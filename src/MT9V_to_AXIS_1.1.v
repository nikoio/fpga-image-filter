==> flow/design.v <==
`timescale 1 ns / 1 ps
module MT9V_to_AXIS(
	pclk,
    data,
    fm,
    ln,
	m_axis_video_tdata,
	m_axis_video_tlast,
	m_axis_video_tready,
	m_axis_video_tuser,
	m_axis_video_tvalid,
	av,
	hs,
	vs
	);
  localparam P1_delay = 71;
  input pclk;
  input [7:0]data;
  input fm;
  input ln;
  output [7:0] m_axis_video_tdata;
  output m_axis_video_tlast;
  input m_axis_video_tready;
  output m_axis_video_tuser;
  output m_axis_video_tvalid;
  (* X_INTERFACE_INFO = "xilinx.com:interface:video_timing:2.0 timing_in ACTIVE_VIDEO" *)    
  output av;
  (* X_INTERFACE_INFO = "xilinx.com:interface:video_timing:2.0 timing_in HSYNC" *)  
  output hs;
  (* X_INTERFACE_INFO = "xilinx.com:interface:video_timing:2.0 timing_in VSYNC" *)  
  output vs;
  reg fm_reg1;
  reg fm_reg2;
  reg ln_reg1;
  reg ln_reg2;
  reg ln_reg3;
  reg ln_reg4;
  reg [7:0] data_reg1;
  reg [7:0] data_reg2;
  reg flag = 0;
  reg start = 0;
  reg [P1_delay + 1:0] fm_with_P1_delay_reg;
  reg [15:0] pixcnt1;	 
  reg [15:0] pixcnt2;	 
  reg [15:0] pixcnt3;	 
  reg [15:0] pixcnt_max;
  reg [15:0] linecnt;
  reg hs_reg1 = 1'b0;	 
  reg hs_reg2 = 1'b0;	 
  reg vs_reg = 1'b0;
  always @(posedge pclk)
  data_reg1 <= #1 data;
  always @(posedge pclk)
  data_reg2 <= #1 data_reg1;
  always @(posedge pclk)
  ln_reg1 <= #1 ln;
  always @(posedge pclk)
  ln_reg2 <= #1 ln_reg1 & (!ln);
  always @(posedge pclk)
  ln_reg3 <= #1 (!ln_reg1) & ln;  
  always @(posedge pclk)
	  if(ln_reg3)
		ln_reg4 <= #1 1'b0;
	  else
		if(ln_reg1 & (!ln))
		ln_reg4 <= #1 1'b1;
		else
		ln_reg4 <= #1 ln_reg4;
  always @(posedge pclk)
	  if(ln_reg3)
		flag <= #1 1;
	  else
		if(!fm)
			flag <= #1 0;
		else
			flag <= #1 flag;
  always @(posedge pclk)
  start <= #1 ln_reg3 & (!flag);
  always @(posedge pclk)
  fm_reg1 <= #1 fm;
  always @(posedge pclk)
  fm_reg2 <= #1 fm_reg1 & ln_reg1;
  always @(posedge pclk)
  fm_with_P1_delay_reg <= #1 {fm,fm_with_P1_delay_reg[P1_delay + 1:1]};
  assign m_axis_video_tdata = data_reg2;
  assign m_axis_video_tlast = ln_reg4; 
  assign m_axis_video_tuser = start;
  assign m_axis_video_tvalid = fm_reg2;
  always @(posedge pclk)
	  if((fm_reg2)|(!fm_with_P1_delay_reg[0]))
		  pixcnt1 <= #1 0;
	  else
		  pixcnt1 <= #1 pixcnt1 + 1;
  always @(posedge pclk)
	  if(pixcnt1 >= 15 & pixcnt1 < 15 + 48)
		  hs_reg1 <= #1 1'b1;
	  else
		  hs_reg1 <= #1 1'b0;
  always @(posedge pclk)
	  if(!fm_reg2)
		  pixcnt2 <= #1 0;
	  else
		  pixcnt2 <= #1 pixcnt2 + 1;
  always @(posedge pclk)
	  if(start) 
		  pixcnt_max <= #1 0;
	  else
		  if(pixcnt_max <= pixcnt2)
			pixcnt_max <= #1 pixcnt2;
		  else
			pixcnt_max <= #1 pixcnt_max;
  always @(posedge pclk)
	  if(fm_with_P1_delay_reg[0])
		  pixcnt3 <= #1 0;
	  else
		  if(pixcnt3 == pixcnt_max + 93)
			pixcnt3 <= #1 0;
		  else
			pixcnt3 <= #1 pixcnt3 + 1;
  always @(posedge pclk)
	  if(pixcnt3 >= pixcnt_max + 15 & pixcnt3 < pixcnt_max + 15 + 48)
		  hs_reg2 <= #1 1'b1;
	  else
		  hs_reg2 <= #1 1'b0;			
	always @(posedge pclk)
	  if(fm_with_P1_delay_reg[0]) 
		  linecnt <= #1 0;
	  else  
		  if(pixcnt3 == pixcnt_max + 92) 
			linecnt <= #1 linecnt + 1;
		  else
			linecnt <= #1 linecnt;  
  always @(posedge pclk)
	  if(linecnt == 16'h000a | linecnt == 16'h000b)
		  vs_reg <= #1 1'b1;
	  else
		  vs_reg <= #1 1'b0;			
  assign hs = hs_reg1 | hs_reg2;
  assign vs = vs_reg;
  assign av = fm_reg2;
endmodule
# ---- Tool chain data of MT9V_to_AXIS
# The steps from the RTL of MT9V_to_AXIS to its reports follow in flow order.
# Line numbers count from 1 in the design file above.
# Operators: Yosys type, input widths -> output width; for muxes data width and select width s.
# The mark -- stands for no value.
dict set report inputs {
  design {MT9V_to_AXIS}
  clock {pclk}
  cell_library {sky130hd}
  corner {tt_025C_1v80}
}

# ---- After elaboration
# Source: Yosys, flattened and elaborated, memories not mapped. Widths are those after wreduce. Registers that Yosys merges into a memory's read port (data or address) are not register bits. Print and check cells do not count. Equal cells are merged and count once.
dict set report word_totals {
  elab_cells 52
  input_bits 12
  reg_bits 179
}
dict set report classes {
  n_addsub 8
  n_mux 3
  eq_ne 4
  bitwise 9
  n_cmp 5
  reduce_logical 5
}
# op n
set op_table {}
lappend op_table {{$add 16x1->16 const B} 4}
lappend op_table {{$eq 16x17->1} 2}
lappend op_table {{$add 16x7->17 const B} 2}
lappend op_table {{$ge 16x32->1} 1}
lappend op_table {{$eq 16x4->1 const B} 2}
lappend op_table {{$lt 16x18->1} 1}
lappend op_table {{$add 17x6->18 const B} 1}
lappend op_table {{$add 16x4->17 const B} 1}
lappend op_table {{$le 16x16->1} 1}
lappend op_table {{$ge 16x4->1 const B} 1}
lappend op_table {{$lt 16x6->1 const B} 1}
lappend op_table {{$and 1x1->1} 6}
lappend op_table {{$logic_not 1->1} 4}
lappend op_table {{$or 1x1->1} 3}
lappend op_table {{$mux 1} 3}
lappend op_table {{$reduce_or 2->1} 1}

# ---- Longest topological paths
# Longest topological path by Yosys (ltp), each cell counted once; first at word level (registers and memories cut), then after technology mapping (sequential cells cut; the memories' decode and read muxes count).
dict set report logic_depth {
  word_depth 5
  ABC_AREA 1
  mapped_depth 20
  depth_no_buf 20
}

# ---- After synthesis
# Source: synth_stat.txt of the flow (Yosys; design flattened, memories mapped). It holds for the ABC_AREA given above (unset counts as 0); a run with the other value may have another netlist.
# The area totals of this step are shown rounded.
# cell n
set by_type {}
lappend by_type {sky130_fd_sc_hd__dfxtp_1 178}
lappend by_type {sky130_fd_sc_hd__nand2_1 209}
lappend by_type {sky130_fd_sc_hd__ha_1 54}
lappend by_type {sky130_fd_sc_hd__nor2_1 139}
lappend by_type {sky130_fd_sc_hd__inv_1 129}
lappend by_type {sky130_fd_sc_hd__xor2_1 41}
lappend by_type {sky130_fd_sc_hd__nand3_1 67}
lappend by_type {sky130_fd_sc_hd__a21oi_1 55}
lappend by_type {sky130_fd_sc_hd__o21ai_0 42}
lappend by_type {sky130_fd_sc_hd__nand4_1 31}
lappend by_type {sky130_fd_sc_hd__nor3_1 31}
lappend by_type {sky130_fd_sc_hd__xnor2_1 16}
lappend by_type {sky130_fd_sc_hd__nor2_4 5}
lappend by_type {sky130_fd_sc_hd__buf_6 4}
lappend by_type {sky130_fd_sc_hd__nand3b_1 6}
lappend by_type {sky130_fd_sc_hd__nor4_1 7}
lappend by_type {sky130_fd_sc_hd__nand2_2 4}
lappend by_type {sky130_fd_sc_hd__xnor3_2 1}
# Not listed: further types 21, cells in them 39.
dict set report synth_totals {
  cell_count 1058
  n_buf 15
  sequential_area_um2 3560
  ff_cells 178
  yosys_area_um2 8210
}

# ---- Worst setup path after synthesis
# OpenSTA on the mapped netlist: ideal clock, no wires. The path of least setup slack (recovery checks aside). Input and output delay are each 20% of the period. Register names are those of the netlist, which keeps one name where synthesis merged equal registers.
dict set report synth_timing {
  path_kind {register to register}
  from {register pixcnt_max[1]}
  to {register hs_reg2}
  n_path_buf 0
  arrival_time_ns 2.802
  required_ns 3.090
  clock_period_ns 3.16
  path_stages 19
  delay_ns 2.872
  t_first_pin_ns 0.000
  path_slack_ns 0.289
  synth_period_reached_ns 2.871
}
# "delay_ns" is the arrival time less input delay plus setup time.
# "path_stages": output pins that drive a net of the path, with the launching flip-flop's if there is one; two outputs of one cell count as two.
# "synth_period_reached_ns" is the clock period less the worst setup slack; recovery checks do not enter. This is arithmetic on one report: input and output delays are still those of the set period (20% each).
# Between the ends stands the longest chain of elaborated cells between them, by number of cells; it is not shown to be the way that was timed. Of several equally long chains one is given.
# A line is the first line of the expression or statement that the cell stems from. Yosys adds cells for indexed reads and writes and turns some case tables into memories.
# At most two assigning lines are given for a register; there are more.
dict set report synth_via {
  cell_sequence {sky130_fd_sc_hd__dfxtp_1 > sky130_fd_sc_hd__inv_1 > sky130_fd_sc_hd__ha_1 > sky130_fd_sc_hd__o21ai_2 > sky130_fd_sc_hd__xor2_1 > sky130_fd_sc_hd__inv_1 > sky130_fd_sc_hd__a21oi_1 > sky130_fd_sc_hd__nand3_1 > sky130_fd_sc_hd__nor2_1 > sky130_fd_sc_hd__nand3_1 > sky130_fd_sc_hd__xor2_1 > sky130_fd_sc_hd__ha_1 > sky130_fd_sc_hd__inv_1 > sky130_fd_sc_hd__nor3_1 > sky130_fd_sc_hd__a211oi_1 > sky130_fd_sc_hd__nand2_1 > sky130_fd_sc_hd__nand3_1 > sky130_fd_sc_hd__nand3b_1 > sky130_fd_sc_hd__a21oi_1}
  elab_chain_cells 5
  cone_cells 6
  classes_between {add/sub (2); compare (2); mux (1); logic (1)}
}
# element line_no
set synth_rtl {}
lappend synth_rtl {{start: declaration} 46} ;# reg [15:0] pixcnt_max;
lappend synth_rtl {{start: assignment} 109} ;# pixcnt_max <= #1 pixcnt2;
lappend synth_rtl {{start: assignment} 111} ;# pixcnt_max <= #1 pixcnt_max;
lappend synth_rtl {{$add 16x4->17} 121} ;# if(pixcnt3 >= pixcnt_max + 15 & pixcnt3 < pixcnt_max + 15 + 48)
lappend synth_rtl {{$add 17x6->18} 121}
lappend synth_rtl {{$lt 16x18->1} 121}
lappend synth_rtl {{$and 1x1->1} 121}
lappend synth_rtl {{$mux 1} 121}
lappend synth_rtl {{end: assignment} 122} ;# hs_reg2 <= #1 1'b1;
lappend synth_rtl {{end: assignment} 124} ;# hs_reg2 <= #1 1'b0;
lappend synth_rtl {{end: declaration} 49} ;# reg hs_reg2 = 1'b0;

# ---- Timing after layout
# From the final timing report of run 1: the path of least setup slack in the routed layout; clock arrival at registers is part of the times.
dict set report layout_timing {
  path_kind {register to register}
  from {register pixcnt_max[3]}
  to {register hs_reg2}
  clock_period_ns 2.09
  path_stages 20
  n_path_buf 0
  arrival_time_ns 3.24
  t_first_pin_ns 0.43
  path_slack_ns -0.77
  required_ns 2.47
}
# Between the ends stands the longest chain of elaborated cells between them, by number of cells; it is not shown to be the way that was timed. Of several equally long chains one is given.
# At most two assigning lines are given for a register; there are more.
dict set report layout_via {
  cell_sequence {sky130_fd_sc_hd__dfxtp_4 > sky130_fd_sc_hd__inv_6 > sky130_fd_sc_hd__ha_4 > sky130_fd_sc_hd__inv_4 > sky130_fd_sc_hd__o21ai_4 > sky130_fd_sc_hd__xor2_2 > sky130_fd_sc_hd__inv_2 > sky130_fd_sc_hd__a21oi_2 > sky130_fd_sc_hd__nand3_2 > sky130_fd_sc_hd__nor2_4 > sky130_fd_sc_hd__nand3_2 > sky130_fd_sc_hd__xor2_1 > sky130_fd_sc_hd__ha_1 > sky130_fd_sc_hd__inv_2 > sky130_fd_sc_hd__nor3_2 > sky130_fd_sc_hd__a211oi_2 > sky130_fd_sc_hd__nand2_1 > sky130_fd_sc_hd__nand3_2 > sky130_fd_sc_hd__nand3b_1 > sky130_fd_sc_hd__a21oi_1}
  elab_chain_cells 5
  cone_cells 6
  classes_between {add/sub (2); compare (2); mux (1); logic (1)}
}
# element line_no
set layout_rtl {}
lappend layout_rtl {{start: declaration} 46} ;# reg [15:0] pixcnt_max;
lappend layout_rtl {{start: assignment} 109} ;# pixcnt_max <= #1 pixcnt2;
lappend layout_rtl {{start: assignment} 111} ;# pixcnt_max <= #1 pixcnt_max;
lappend layout_rtl {{$add 16x4->17} 121} ;# if(pixcnt3 >= pixcnt_max + 15 & pixcnt3 < pixcnt_max + 15 + 48)
lappend layout_rtl {{$add 17x6->18} 121}
lappend layout_rtl {{$lt 16x18->1} 121}
lappend layout_rtl {{$and 1x1->1} 121}
lappend layout_rtl {{$mux 1} 121}
lappend layout_rtl {{end: assignment} 122} ;# hs_reg2 <= #1 1'b1;
lappend layout_rtl {{end: assignment} 124} ;# hs_reg2 <= #1 1'b0;
lappend layout_rtl {{end: declaration} 49} ;# reg hs_reg2 = 1'b0;

Subject: MT9V_to_AXIS on sky130hd, stored results

Hello all,

Design MT9V_to_AXIS on sky130hd. What follows are 2 stored runs of the flow, each under its own settings; their order means nothing. The constraints put input and output delay at 20% of the set period each and load the outputs with 0.01 pF.
"period_less_ws_ns" is the run's clock period less its worst setup slack. It is reckoned from that one timing run; input and output delays stay at 20% of the period that was set.
By "worst_path_allowed_less_slack_ns" is meant the share of the clock period that the worst setup path is allowed (20% is reserved at inputs, 20% at outputs), minus its slack. Clock arrival times at its registers enter into it.
"total_power_mw" rests on the timing tool's default activity at the inputs, not on a simulated workload.
Results are given in rounded form.

[flow] run 1: files
==> flow/run.sh <==
#!/bin/bash
# the make line also repeats the synthesis and layout settings of config.mk as NAME=value (left out here)
make -C /OpenROAD-flow-scripts/flow DESIGN_CONFIG=/design/flow/config.mk WORK_HOME=/design/flow/orfs CLKGATE_MAP_FILE= finish
==> flow/config.mk <==
export PLATFORM = sky130hd
export DESIGN_NAME = MT9V_to_AXIS
export DESIGN_NICKNAME = MT9V_to_AXIS
export VERILOG_FILES = /design/flow/design.v
export SDC_FILE = /design/flow/constraint.sdc
export NUM_CORES = 4
export LEC_CHECK = 0
export ABC_AREA = 1
export CAP_MARGIN = 10
export CELL_PAD_IN_SITES_GLOBAL_PLACEMENT = 0
export CORE_MARGIN = 2
export CORE_UTILIZATION = 49
export CTS_CLUSTER_SIZE = 92
export GPL_TIMING_DRIVEN = 1
export HOLD_SLACK_MARGIN = -0.02
export MAX_ROUTING_LAYER = met5
export PLACE_DENSITY = 0.72
export SETUP_SLACK_MARGIN = 0.38
export SLEW_MARGIN = 20
==> flow/constraint.sdc <==
create_clock -name core_clock -period 2.09 [get_ports {pclk}]
set_input_delay 0.4180 -clock core_clock [delete_from_list [all_inputs] [get_ports {pclk}]]
set_output_delay 0.4180 -clock core_clock [all_outputs]
set_load 0.01 [all_outputs]

[flow] run 1: metrics
[metrics] finalUtil_pct = 68.9
[metrics] dieArea_um2 = 17800
[metrics] setupTns_ns = -11.6
[metrics] stdcell_area_um2 = 11300
[metrics] holdWs_ns = 0.321
[metrics] total_power_mw = 14.1
[metrics] synth_area_um2 = 8210
[metrics] period_less_ws_ns = 2.855
[metrics] worst_path_allowed_less_slack_ns = 2.86
[metrics] path_kind = register to register
[metrics] ws_setup_ns = -0.765

[flow] run 2: files
==> flow/run.sh <==
#!/bin/bash
# the make line also repeats the synthesis and layout settings of config.mk as NAME=value (left out here)
make -C /OpenROAD-flow-scripts/flow DESIGN_CONFIG=/design/flow/config.mk WORK_HOME=/design/flow/orfs CLKGATE_MAP_FILE= finish
==> flow/config.mk <==
export PLATFORM = sky130hd
export DESIGN_NAME = MT9V_to_AXIS
export DESIGN_NICKNAME = MT9V_to_AXIS
export VERILOG_FILES = /design/flow/design.v
export SDC_FILE = /design/flow/constraint.sdc
export NUM_CORES = 4
export LEC_CHECK = 0
export CAP_MARGIN = 5
export CORE_ASPECT_RATIO = 1.41
export CORE_MARGIN = 5
export CORE_UTILIZATION = 21
export GPL_ROUTABILITY_DRIVEN = 1
export GPL_TIMING_DRIVEN = 1
export PLACE_DENSITY_LB_ADDON = 0.23
export SETUP_SLACK_MARGIN = 0.01
export SLEW_MARGIN = 40
export TNS_END_PERCENT = 15
==> flow/constraint.sdc <==
create_clock -name core_clock -period 2.18 [get_ports {pclk}]
set_input_delay 0.4360 -clock core_clock [delete_from_list [all_inputs] [get_ports {pclk}]]
set_output_delay 0.4360 -clock core_clock [all_outputs]
set_load 0.01 [all_outputs]

[flow] run 2: metrics
[metrics] finalUtil_pct = 29.2
[metrics] dieArea_um2 = 43600
[metrics] setupTns_ns = -20.7
[metrics] stdcell_area_um2 = 11400
[metrics] holdWs_ns = 0.316
[metrics] total_power_mw = 7.16
[metrics] synth_area_um2 = 8290
[metrics] period_less_ws_ns = 3.064
[metrics] worst_path_allowed_less_slack_ns = 3.06
[metrics] path_kind = register to register
[metrics] ws_setup_ns = -0.884

Thanks
