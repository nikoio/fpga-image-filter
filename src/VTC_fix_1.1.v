==> flow/design.v <==
`timescale 1 ns / 1 ps
module VTC_fix #(
  parameter FIX_LENGTH = 4
)
   (pclk,
	av_in,
	hb_in,
	hs_in,
	vb_in,
	vs_in,
	vtg_ce_in,
	av_out,
	hb_out,
	hs_out,
	vb_out,
	vs_out,
	vtg_ce_out
	);
  input pclk;
  input vtg_ce_in;
  output vtg_ce_out;  
  (* X_INTERFACE_INFO = "xilinx.com:interface:video_timing:2.0 timing_in ACTIVE_VIDEO" *)  
  input av_in;
  (* X_INTERFACE_INFO = "xilinx.com:interface:video_timing:2.0 timing_in HBLANK" *)
  input hb_in;
  (* X_INTERFACE_INFO = "xilinx.com:interface:video_timing:2.0 timing_in HSYNC" *)
  input hs_in;
  (* X_INTERFACE_INFO = "xilinx.com:interface:video_timing:2.0 timing_in VBLANK" *)
  input vb_in;
  (* X_INTERFACE_INFO = "xilinx.com:interface:video_timing:2.0 timing_in VSYNC" *)
  input vs_in;  
  (* X_INTERFACE_INFO = "xilinx.com:interface:video_timing:2.0 timing_out ACTIVE_VIDEO" *)  
  output av_out;
  (* X_INTERFACE_INFO = "xilinx.com:interface:video_timing:2.0 timing_out HBLANK" *)  
  output hb_out;
  (* X_INTERFACE_INFO = "xilinx.com:interface:video_timing:2.0 timing_out HSYNC" *)  
  output hs_out;
  (* X_INTERFACE_INFO = "xilinx.com:interface:video_timing:2.0 timing_out VBLANK" *)  
  output vb_out;
  (* X_INTERFACE_INFO = "xilinx.com:interface:video_timing:2.0 timing_out VSYNC" *)  
  output vs_out;
  reg [15:0] hb_count = 0;
  reg [15:0] vb_count = 0;
  reg [3:0]  fix_reg = 4'b1111;
  always @(posedge pclk)
  if(hb_in)
  hb_count <= #1 0;
  else
  hb_count <= #1 hb_count + 1;
  always @(posedge pclk)
  if(vs_in)
	vb_count <= #1 0;
  else
	if(hb_count==16'h80) 
		vb_count <= #1 vb_count + 1;  
	else
		vb_count <= #1 vb_count;
  always @(posedge pclk)
  if(vb_count==8'h0007 & hb_count==16'h7E)  
	fix_reg <= #1 4'b0111;
  else
	fix_reg <= #1 {1'b1,fix_reg[3:1]};
  assign vtg_ce_out = &fix_reg&vtg_ce_in;	 
  assign av_out = av_in;
  assign hb_out = hb_in;
  assign hs_out = hs_in;
  assign vb_out = vb_in;
  assign vs_out = vs_in;
endmodule
# Step by step through the tools: VTC_fix
# The steps from the RTL of VTC_fix to its reports follow in flow order.
# Lines are those of the file above, counted from 1.
# Operators: Yosys type, input widths -> output width; for muxes data width and select width s.
# The mark -- stands for no value.
[design] top="VTC_fix" clock="pclk" cell_library="sky130hd" corner="tt_025C_1v80"

# Elaborated design
# Yosys after proc, flatten, opt, wreduce and memory -nomap, before mapping. Memory bits, and registers merged into a memory's read port (data or address), are not among the register bits. Print and check cells are not counted. Equal cells are merged and count once.
[classes] addsub=2 mul=0 n_div=0 cmp=0 eq_ne=3 shift=0 mux=1 logic=2 reduce_logical=1
[op_table] operator="$add 16x1->16 const B" n=2
[op_table] operator="$eq 16x3->1 const B" n=1
[op_table] operator="$eq 16x7->1 const B" n=1
[op_table] operator="$eq 16x8->1 const B" n=1
[op_table] operator="$reduce_and 4->1" n=1
[op_table] operator="$mux 4" n=1
[op_table] operator="$and 1x1->1" n=2
[bits] reg_bits=36 latch_bits=0 ramBits=0 mem_bits_ro=0 clocked_rd_ports_x_width=0 memories=0 input_bits=7

# Longest topological paths
# Depth = most cells in a row (Yosys ltp): at word level without a register or memory, in the mapped netlist without a sequential cell, where the memories' decode and read muxes count.
[logic_depth] ltp_word=3 ABC_AREA=0 ltp_mapped=7 ltp_nobuf=6

# After synthesis
# The flow's flattened synthesis, as Yosys stat reports it; memories are mapped. The netlist is that of the ABC_AREA named above (0 if unset); the other value can give another one.
[mapped] mapped_cells=201 synth_area_um2=1803.0 flip_flops=36 n_buf=11
[types] cell="sky130_fd_sc_hd__dfxtp_1" n=36 area_total_um2=720.691
[types] cell="sky130_fd_sc_hd__xnor2_1" n=10 area_total_um2=87.584
[types] cell="sky130_fd_sc_hd__a21oi_1" n=14 area_total_um2=70.067
[types] cell="sky130_fd_sc_hd__nor2_1" n=18 area_total_um2=67.565
[types] cell="sky130_fd_sc_hd__or4_1" n=9 area_total_um2=67.565
[types] cell="sky130_fd_sc_hd__o31ai_1" n=8 area_total_um2=60.058
[types] cell="sky130_fd_sc_hd__nand3_1" n=11 area_total_um2=55.053
[types] cell="sky130_fd_sc_hd__ha_1" n=4 area_total_um2=50.048
[types] cell="sky130_fd_sc_hd__nand4_1" n=8 area_total_um2=50.048
[types] cell="sky130_fd_sc_hd__nor4_4" n=2 area_total_um2=42.541
[types] cell="sky130_fd_sc_hd__buf_4" n=5 area_total_um2=37.536
[types] cell="sky130_fd_sc_hd__nor4_1" n=6 area_total_um2=37.536
[types] cell="sky130_fd_sc_hd__or3_1" n=6 area_total_um2=37.536
[types] cell="sky130_fd_sc_hd__inv_1" n=9 area_total_um2=33.782
[types] cell="sky130_fd_sc_hd__mux2_2" n=3 area_total_um2=33.782
[types] cell="sky130_fd_sc_hd__nand2_1" n=9 area_total_um2=33.782
[types] cell="sky130_fd_sc_hd__nor2b_1" n=5 area_total_um2=31.28
[types] cell="sky130_fd_sc_hd__o21ai_0" n=6 area_total_um2=30.029
# Other cell types: 19; their cells: 32.

# Worst setup path after synthesis
# Source: OpenSTA report_checks on the synthesized netlist (no wires, ideal clock, input and output delay 20% of the period each), path of least setup slack; recovery checks are left aside. Register names are those of the netlist, which keeps one name where synthesis merged equal registers.
[synth_timing] path_type="register -> register" startpoint="register hb_count[0]" endpoint="register vb_count[12]" period_ns=2.25 t_first_pin_ns=0.000 arrival_time_ns=1.611 t_required_ns=2.129 setup_slack_ns=0.518 delay_ns=1.732 path_stages=8 period_less_setup_slack_ns=1.732
# "delay_ns" = arrival - input delay + setup time.
# "path_stages" counts driving pins, that of a launching flip-flop among them; a cell with two outputs on the path counts twice.
# "period_less_setup_slack_ns" = period - worst setup slack (recovery checks aside). The figure is calculated, with input and output delays left at 20% of the set period.
# The rows between start and end are the longest chain of elaborated cells between them; the timing report does not say that the signal goes this way. Where chains are equally long, one stands for them.
# Each line given opens the expression or statement behind the cell; cells for indexed reads and writes are added by Yosys, which also makes memories of some case tables.
# A register here has more assigning lines than the two given.
[synth_via] path_cell_list="sky130_fd_sc_hd__dfxtp_1 -> sky130_fd_sc_hd__inv_1 -> sky130_fd_sc_hd__ha_1 -> sky130_fd_sc_hd__nor4b_4 -> sky130_fd_sc_hd__nand4_1 -> sky130_fd_sc_hd__buf_2 -> sky130_fd_sc_hd__nor3_1 -> sky130_fd_sc_hd__mux2_2" elab_chain_len=1 cone_cells=1
[synth_lines] item="start: declaration" line=42 source="reg [15:0] hb_count = 0;"
[synth_lines] item="start: assignment" line=47 source="hb_count <= #1 0;"
[synth_lines] item="start: assignment" line=49 source="hb_count <= #1 hb_count + 1;"
[synth_lines] item="$eq 16x8->1" line=54 source="if(hb_count==16'h80)"
[synth_lines] item="end: assignment" line=55 source="vb_count <= #1 vb_count + 1;"
[synth_lines] item="end: assignment" line=57 source="vb_count <= #1 vb_count;"
[synth_lines] item="end: declaration" line=43 source="reg [15:0] vb_count = 0;"

# Path in the finished layout
# Path of least setup slack in the final report of run 2 (OpenROAD, finished layout, wires in). Where an end is a register, its clock arrival counts in the times.
[layout_timing] path_type="register -> register" startpoint="register hb_count[0]" endpoint="register vb_count[5]" period_ns=1.45 t_first_pin_ns=0.29 arrival_time_ns=1.98 t_required_ns=1.67 setup_slack_ns=-0.31 path_stages=7
# The rows between start and end are the longest chain of elaborated cells between them; the timing report does not say that the signal goes this way. Where chains are equally long, one stands for them.
# A register here has more assigning lines than the two given.
[layout_via] path_cell_list="sky130_fd_sc_hd__dfxtp_2 -> sky130_fd_sc_hd__inv_2 -> sky130_fd_sc_hd__ha_1 -> sky130_fd_sc_hd__nor4b_4 -> sky130_fd_sc_hd__nand4b_4 -> sky130_fd_sc_hd__or4_1 -> sky130_fd_sc_hd__a21oi_1" elab_chain_len=1 cone_cells=1
[layout_lines] item="start: declaration" line=42 source="reg [15:0] hb_count = 0;"
[layout_lines] item="start: assignment" line=47 source="hb_count <= #1 0;"
[layout_lines] item="start: assignment" line=49 source="hb_count <= #1 hb_count + 1;"
[layout_lines] item="$eq 16x8->1" line=54 source="if(hb_count==16'h80)"
[layout_lines] item="end: assignment" line=55 source="vb_count <= #1 vb_count + 1;"
[layout_lines] item="end: assignment" line=57 source="vb_count <= #1 vb_count;"
[layout_lines] item="end: declaration" line=43 source="reg [15:0] vb_count = 0;"

# Design VTC_fix on sky130hd. What follows are 2 stored runs of the flow, each under its own settings; their order means nothing. The constraints put input and output delay at 20% of the set period each and load the outputs with 0.01 pF.
# "timing.achieved_period_ns" is the run's clock period less its worst setup slack. It is reckoned from that one timing run; input and output delays stay at 20% of the period that was set.
# "worst_setup_path_time_ns" means the part of the period allowed to the worst setup path (the constraints hold back 20% at inputs and 20% at outputs) less its slack; where the path has registers, the arrival times of their clocks count too.
# "power.total_mw" is the tool's figure for a default switching activity; nothing was simulated.
run="run 1" settings period_ns=2.78 CORE_UTILIZATION=72 PLACE_DENSITY=0.89 CORE_MARGIN=7 CELL_PAD_IN_SITES_GLOBAL_PLACEMENT=0 CELL_PAD_IN_SITES_DETAIL_PLACEMENT=1 ABC_AREA=0 GPL_ROUTABILITY_DRIVEN=0 CTS_CLUSTER_DIAMETER=27 CAP_MARGIN=10 SLEW_MARGIN=20
run="run 1" outcome="did not finish, placement stopped with DPL-0033"
run="run 2" settings period_ns=1.45 CAP_MARGIN=20 CORE_MARGIN=2 CORE_UTILIZATION=40 SLEW_MARGIN=20
run="run 2" results yosys_chip_area_um2=1803.0 total_negative_slack_ns=-4.148 power.total_mw=2.029 setup_worst_slack_ns=-0.314 die_footprint_um2=5060.2 worst_setup_path_time_ns=1.76 timing.worst_path_kind="register -> register" finish.stdcell_area_um2=2673.8 timing.achieved_period_ns=1.764
